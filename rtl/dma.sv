==> flow/design.v <==
`timescale 1ns / 1ps
interface bus_if #(
    parameter unsigned ADDR_WIDTH = 16
);
  logic [ADDR_WIDTH-1:0] addr;   
  logic [           7:0] dout;   
  logic [           7:0] din;   
  logic                  we;   
  logic                  re;   
  modport master(output addr, dout, we, re, input din);
  modport slave(input addr, dout, we, re, output din);
endinterface
package boy_pkg;
endpackage
`timescale 1ns / 1ps
package alu_pkg;
  typedef struct packed {
    logic Z;   
    logic N;   
    logic H;   
    logic C;   
  } flags_t;
  typedef enum logic [4:0] {
    ADD = 5'b00000,
    ADC = 5'b00001,
    SUB = 5'b00010,
    SBC = 5'b00011,
    AND = 5'b00100,
    XOR = 5'b00101,
    OR = 5'b00110,
    CP = 5'b00111,
    RLC = 5'b01000,
    RRC = 5'b01001,
    RL = 5'b01010,
    RR = 5'b01011,
    SLA = 5'b01100,
    SRA = 5'b01101,
    SWAP = 5'b01110,
    SRL = 5'b01111,
    RLCA = 5'b10000,
    RRCA = 5'b10001,
    RLA = 5'b10010,
    RRA = 5'b10011,
    DAA = 5'b10100,
    CPL = 5'b10101,
    SCF = 5'b10110,
    CCF = 5'b10111,
    PASS = 5'b11000,
    SP_ADJ = 5'b11001,   
    BIT = 5'b11101,
    RES = 5'b11110,
    SET = 5'b11111
  } alu_op_t;
endpackage
package cpu_pkg;
  typedef enum logic [3:0] {
    B   = 4'b0000,
    C   = 4'b0001,
    D   = 4'b0010,
    E   = 4'b0011,
    H   = 4'b0100,
    L   = 4'b0101,
    Z   = 4'b0110,
    A   = 4'b0111,
    SPH = 4'b1000,
    SPL = 4'b1001,
    W   = 4'b1010,
    F   = 4'b1011,
    PCH = 4'b1100,
    PCL = 4'b1101
  } register_n_t;
  typedef enum logic [2:0] {
    BC = 3'b000,
    DE = 3'b001,
    HL = 3'b010,
    SP = 3'b011,
    PC = 3'b100,
    WZ = 3'b101,
    LDH_Z = 3'b110,   
    LDH_C = 3'b111   
  } register_nn_t;
  typedef enum logic [1:0] {
    IDU_INC,
    IDU_DEC,
    IDU_PASS,
    IDU_ADD_S8  
  } idu_op_t;
  typedef enum logic [2:0] {
    COPY_WZ_TO_BC = 3'b000,
    COPY_WZ_TO_DE = 3'b001,
    COPY_WZ_TO_HL = 3'b010,
    COPY_WZ_TO_SP = 3'b011,
    COPY_WZ_TO_AF = 3'b100,
    COPY_WZ_TO_PC = 3'b101
  } copy_wz_to_rr_op_t;
  typedef enum logic [2:0] {
    IDLE,
    IF,
    WRITE,
    READ,
    IF_CB
  } bus_opcode_t;
  typedef enum logic {
    DOUT_FROM_ALU_RES,
    DOUT_FROM_REG_FILE
  } data_out_ctrl_t;
  typedef enum logic [1:0] {
    ALU_SRC_A_A,
    ALU_SRC_A_REG,
    ALU_SRC_A_L,
    ALU_SRC_A_H
  } alu_src_a_select_t;
  typedef enum logic [1:0] {
    ALU_SRC_B_REG,
    ALU_SRC_B_ONE,
    ALU_SRC_B_RR_LOW   
  } alu_src_b_select_t;
  typedef struct packed {
    logic en;
    register_n_t reg_n;
  } rf_r_ctrl_t;
  typedef struct packed {
    logic en;
    register_nn_t reg_nn;
  } rf_rr_ctrl_t;
endpackage
`timescale 1ns / 1ps
import boy_pkg::*;
module dma (
    input logic clk,
    input logic rst,
    input logic we,
    input logic re,
    input logic [7:0] din,
    output reg [7:0] dout,
    output reg [7:0] dma_src_high,
    output reg dma_active
);
  reg start_dma;   
  always @(posedge clk) begin
    if (rst) begin
      start_dma  <= 1'b0;
      dma_active <= 1'b0;
    end else begin
      if (dma_active) begin   
        dout <= dout + 1;
        if (dout == 8'h9F) begin
          dma_active <= 1'b0;
          start_dma <= 1'b0;
          dout <= 0;
        end
      end else if (start_dma) begin   
        dout <= 8'h00;
        dma_active <= 1;
      end else if (we) begin   
        dma_src_high <= din;
        start_dma <= 1'b1;
      end
    end
  end
endmodule
* From RTL to reports: dma
What the tools print for dma, step after step. Lines are those of the file above, counted from 1. A cell with -- has no value.
Set-up: design top dma, clock input clk, standard-cell library sky130hd, library corner tt_025C_1v80

* After elaboration
Counts by Yosys on the flattened word-level netlist (proc, flatten, opt, wreduce; memories kept). Register bits leave out memories and registers merged into their read ports (data or address). Print and check cells are left out. Cells with the same type and inputs are merged into one.
Bit counts: register bits after elaboration 18, bits of input ports 12, output and inout port bits 17, word-level cells 23
Cells by class: $add $sub $neg 1, equal/unequal tests 2, multiplexer cells 10, bitwise gates (word level) 3, reduce/logical cells 3
Operators by type and width (number):
- 8-bit 2-to-1 mux | 3
- 8-bit by 1-bit adder with 8-bit output with constant B | 1
- 8-bit == test with constant B | 1
- 1-bit 2-to-1 mux | 7
- 4-bit AND reduction | 1
- 1-bit inverter | 3
- 2-bit by 1-bit != test with 1-bit output with constant B | 1
- 2-bit AND reduction | 1
- 2-bit nonzero test | 1

* Depth
Yosys ltp: most cells in a row. Word level: on the elaborated netlist, between registers, memories and ports. Mapped: between sequential cells and ports; inverters and the memories' decode and read muxes count.
Depth: depth after elaboration 3, ABC_AREA 1, gate-level depth with buffers 7

* After synthesis
Source: synth_stat.txt of the flow (Yosys; design flattened, memories mapped). It holds for the ABC_AREA given above (unset counts as 0); a run with the other value may have another netlist.
Cell types:
- sky130_fd_sc_hd__edfxtp_1 | number 16, total area 480.461 sq um
- sky130_fd_sc_hd__nand2_1 | number 19, total area 71.318 sq um
- sky130_fd_sc_hd__nor2_1 | number 11, total area 41.29 sq um
- sky130_fd_sc_hd__dfxtp_1 | number 2, total area 40.038 sq um
- sky130_fd_sc_hd__inv_1 | number 10, total area 37.536 sq um
- sky130_fd_sc_hd__nor2_2 | number 5, total area 31.28 sq um
- sky130_fd_sc_hd__nand3_1 | number 5, total area 25.024 sq um
- sky130_fd_sc_hd__nor2_4 | number 2, total area 22.522 sq um
- sky130_fd_sc_hd__ha_1 | number 1, total area 12.512 sq um
- sky130_fd_sc_hd__nand2_2 | number 2, total area 12.512 sq um
- sky130_fd_sc_hd__nand2_4 | number 1, total area 11.261 sq um
- sky130_fd_sc_hd__a21oi_2 | number 1, total area 8.758 sq um
- sky130_fd_sc_hd__xor2_1 | number 1, total area 8.758 sq um
- sky130_fd_sc_hd__inv_2 | number 2, total area 7.507 sq um
- sky130_fd_sc_hd__nor3_1 | number 1, total area 5.005 sq um
- sky130_fd_sc_hd__o21ai_0 | number 1, total area 5.005 sq um
Mapped netlist: cell count 80, chip area (Yosys) 820.8 sq um, area of sequential cells 520.5 sq um, flip-flop cells 18

* Path before layout
Source: OpenSTA report_checks on the synthesized netlist (no wires, ideal clock, input and output delay 20% of the period each), path of least setup slack; recovery checks are left aside. Register names are those of the netlist, which keeps one name where synthesis merged equal registers.
Timing path post-synthesis: path kind register to register, from reg dma_active, to reg dma_src_high[0], clock period 1890 ps, launch time at the first pin 0 ps, data arrival time 940 ps, required time 1520 ps, setup slack 579 ps, delay of the path 1310 ps, stages on the path 4, path buffers 0, synthesis period reached 1311 ps
"delay of the path" is the arrival time less input delay plus setup time. "stages on the path": output pins that drive a net of the path, with the launching flip-flop's if there is one; two outputs of one cell count as two. "synthesis period reached" is the clock period less the worst setup slack; recovery checks do not enter. This is arithmetic on one report: input and output delays are still those of the set period (20% each). The rows between start and end are the longest chain of elaborated cells between them; the timing report does not say that the signal goes this way. Where chains are equally long, one stands for them. Each line given opens the expression or statement behind the cell; cells for indexed reads and writes are added by Yosys, which also makes memories of some case tables. At most two assigning lines are given for a register; there are more.
Between the ends, post-synthesis: cells stage by stage sky130_fd_sc_hd__dfxtp_1 > sky130_fd_sc_hd__nor2_1 > sky130_fd_sc_hd__nand2_1 > sky130_fd_sc_hd__nor2_1, cells in the longest elaborated chain 2, elaborated cells on any way between the ends 2, classes of those cells logic (1); reduce/logical (1)
Ends and longest elaborated chain, post-synthesis:
- start, declared | RTL line 137 | output reg dma_active
- start, assigned | RTL line 143 | dma_active <= 1'b0;
- start, assigned | RTL line 148 | dma_active <= 1'b0;
- 1-bit inverter
- 4-bit AND reduction
- end, assigned | RTL line 156 | dma_src_high <= din;
- end, declared | RTL line 136 | output reg [7:0] dma_src_high,

* Path in the finished layout
From the final timing report of record 1: the path of least setup slack in the routed layout; clock arrival at registers is part of the times. The report prints the path's times to 10 ps; the period is as set.
Timing path after layout: path kind register to register, from reg dout[1], to reg dout[3], clock period 1140 ps, launch time at the first pin 290 ps, data arrival time 1360 ps, required time 1180 ps, setup slack -180 ps, stages on the path 8, path buffers 1
The rows between start and end are the longest chain of elaborated cells between them; the timing report does not say that the signal goes this way. Where chains are equally long, one stands for them. At most two assigning lines are given for a register; there are more.
Between the ends, after layout: cells stage by stage sky130_fd_sc_hd__edfxtp_1 > sky130_fd_sc_hd__buf_6 > sky130_fd_sc_hd__ha_4 > sky130_fd_sc_hd__nand2_4 > sky130_fd_sc_hd__nor2_4 > sky130_fd_sc_hd__nand2_2 > sky130_fd_sc_hd__nand2_4 > sky130_fd_sc_hd__nor2_1, cells in the longest elaborated chain 3, elaborated cells on any way between the ends 4, classes of those cells add/sub (1); eq/ne (1); mux (2)
Ends and longest elaborated chain, after layout:
- start, declared | RTL line 135 | output reg [7:0] dout,
- start, assigned | RTL line 146 | dout <= dout + 1;
- start, assigned | RTL line 150 | dout <= 0;
- 8-bit by 1-bit adder with 8-bit output | RTL line 146
- 8-bit 2-to-1 mux | RTL line 147 | if (dout == 8'h9F) begin
- 8-bit 2-to-1 mux | RTL line 145 | if (dma_active) begin
- end, assigned | RTL line 146
- end, assigned | RTL line 150
- end, declared | RTL line 135

Subject: flow runs of dma

Hi,

Stored flow runs of dma (2 of them; Yosys, OpenROAD, sky130hd). They differ in their settings and are not a sequence. Constraints: input delay and output delay 20% of the set period each, output load 0.01 pF.
"clock period achieved" is the run's clock period less its worst setup slack. It is reckoned from that one timing run; input and output delays stay at 20% of the period that was set.
"critical setup path time" = time allowed to the worst setup path (clock period - input delay - output delay, where it has them) - its slack; a late launch clock adds to it, a late capture clock takes from it.
"power consumption" rests on the timing tool's default activity at the inputs, not on a simulated workload.
"critical setup path time" is given in steps of 10 ps.

[record 1] flow files
==> flow/run.sh <==
#!/bin/bash
# the make line also repeats the synthesis and layout settings of config.mk as NAME=value (left out here)
make -C /OpenROAD-flow-scripts/flow DESIGN_CONFIG=/design/flow/config.mk WORK_HOME=/design/flow/orfs CLKGATE_MAP_FILE= finish
==> flow/config.mk <==
export PLATFORM = sky130hd
export DESIGN_NAME = dma
export DESIGN_NICKNAME = dma
export VERILOG_FILES = /design/flow/design.v
export SDC_FILE = /design/flow/constraint.sdc
export NUM_CORES = 4
export LEC_CHECK = 0
export ABC_AREA = 1
export CAP_MARGIN = 20
export CORE_ASPECT_RATIO = 1.06
export CORE_MARGIN = 5
export CORE_UTILIZATION = 39
export GPL_TIMING_DRIVEN = 1
export MAX_ROUTING_LAYER = met4
export MIN_ROUTING_LAYER = met1
export PLACE_DENSITY_LB_ADDON = 0.2
export SLEW_MARGIN = 20
export TNS_END_PERCENT = 80
==> flow/constraint.sdc <==
create_clock -name core_clock -period 1.14 [get_ports {clk}]
set_input_delay 0.2280 -clock core_clock [delete_from_list [all_inputs] [get_ports {clk}]]
set_output_delay 0.2280 -clock core_clock [all_outputs]
set_load 0.01 [all_outputs]

[record 1] result: post-synthesis cell area 820.8 sq um; area inside the die boundary 3,122.5 sq um; standard-cell area of the final layout 1,315.0 sq um; post-route utilization 64.4 %; smallest setup slack -184 ps; total negative slack on setup checks -1,391 ps; worst hold slack in the final report 314 ps; power consumption 1,462 µW; clock period achieved 1,324 ps; critical setup path time 1,320 ps; class of the worst setup path register to register

[record 2] flow files
==> flow/run.sh <==
#!/bin/bash
# the make line also repeats the synthesis and layout settings of config.mk as NAME=value (left out here)
make -C /OpenROAD-flow-scripts/flow DESIGN_CONFIG=/design/flow/config.mk WORK_HOME=/design/flow/orfs CLKGATE_MAP_FILE= finish
==> flow/config.mk <==
export PLATFORM = sky130hd
export DESIGN_NAME = dma
export DESIGN_NICKNAME = dma
export VERILOG_FILES = /design/flow/design.v
export SDC_FILE = /design/flow/constraint.sdc
export NUM_CORES = 4
export LEC_CHECK = 0
export CAP_MARGIN = 15
export CORE_MARGIN = 2
export CORE_UTILIZATION = 49
export GPL_TIMING_DRIVEN = 0
export MAX_ROUTING_LAYER = met5
export PLACE_DENSITY_LB_ADDON = 0.12
export SETUP_SLACK_MARGIN = 0.39
export SLEW_MARGIN = 40
export TNS_END_PERCENT = 55
==> flow/constraint.sdc <==
create_clock -name core_clock -period 1.81 [get_ports {clk}]
set_input_delay 0.3620 -clock core_clock [delete_from_list [all_inputs] [get_ports {clk}]]
set_output_delay 0.3620 -clock core_clock [all_outputs]
set_load 0.01 [all_outputs]

[record 2] result: post-synthesis cell area 739.5 sq um; area inside the die boundary 1,835.7 sq um; standard-cell area of the final layout 1,224.9 sq um; post-route utilization 84.3 %; smallest setup slack 229 ps; total negative slack on setup checks 0 ps; worst hold slack in the final report 541 ps; power consumption 858.5 µW; clock period achieved 1,581 ps; critical setup path time 1,580 ps; class of the worst setup path register to register

Regards
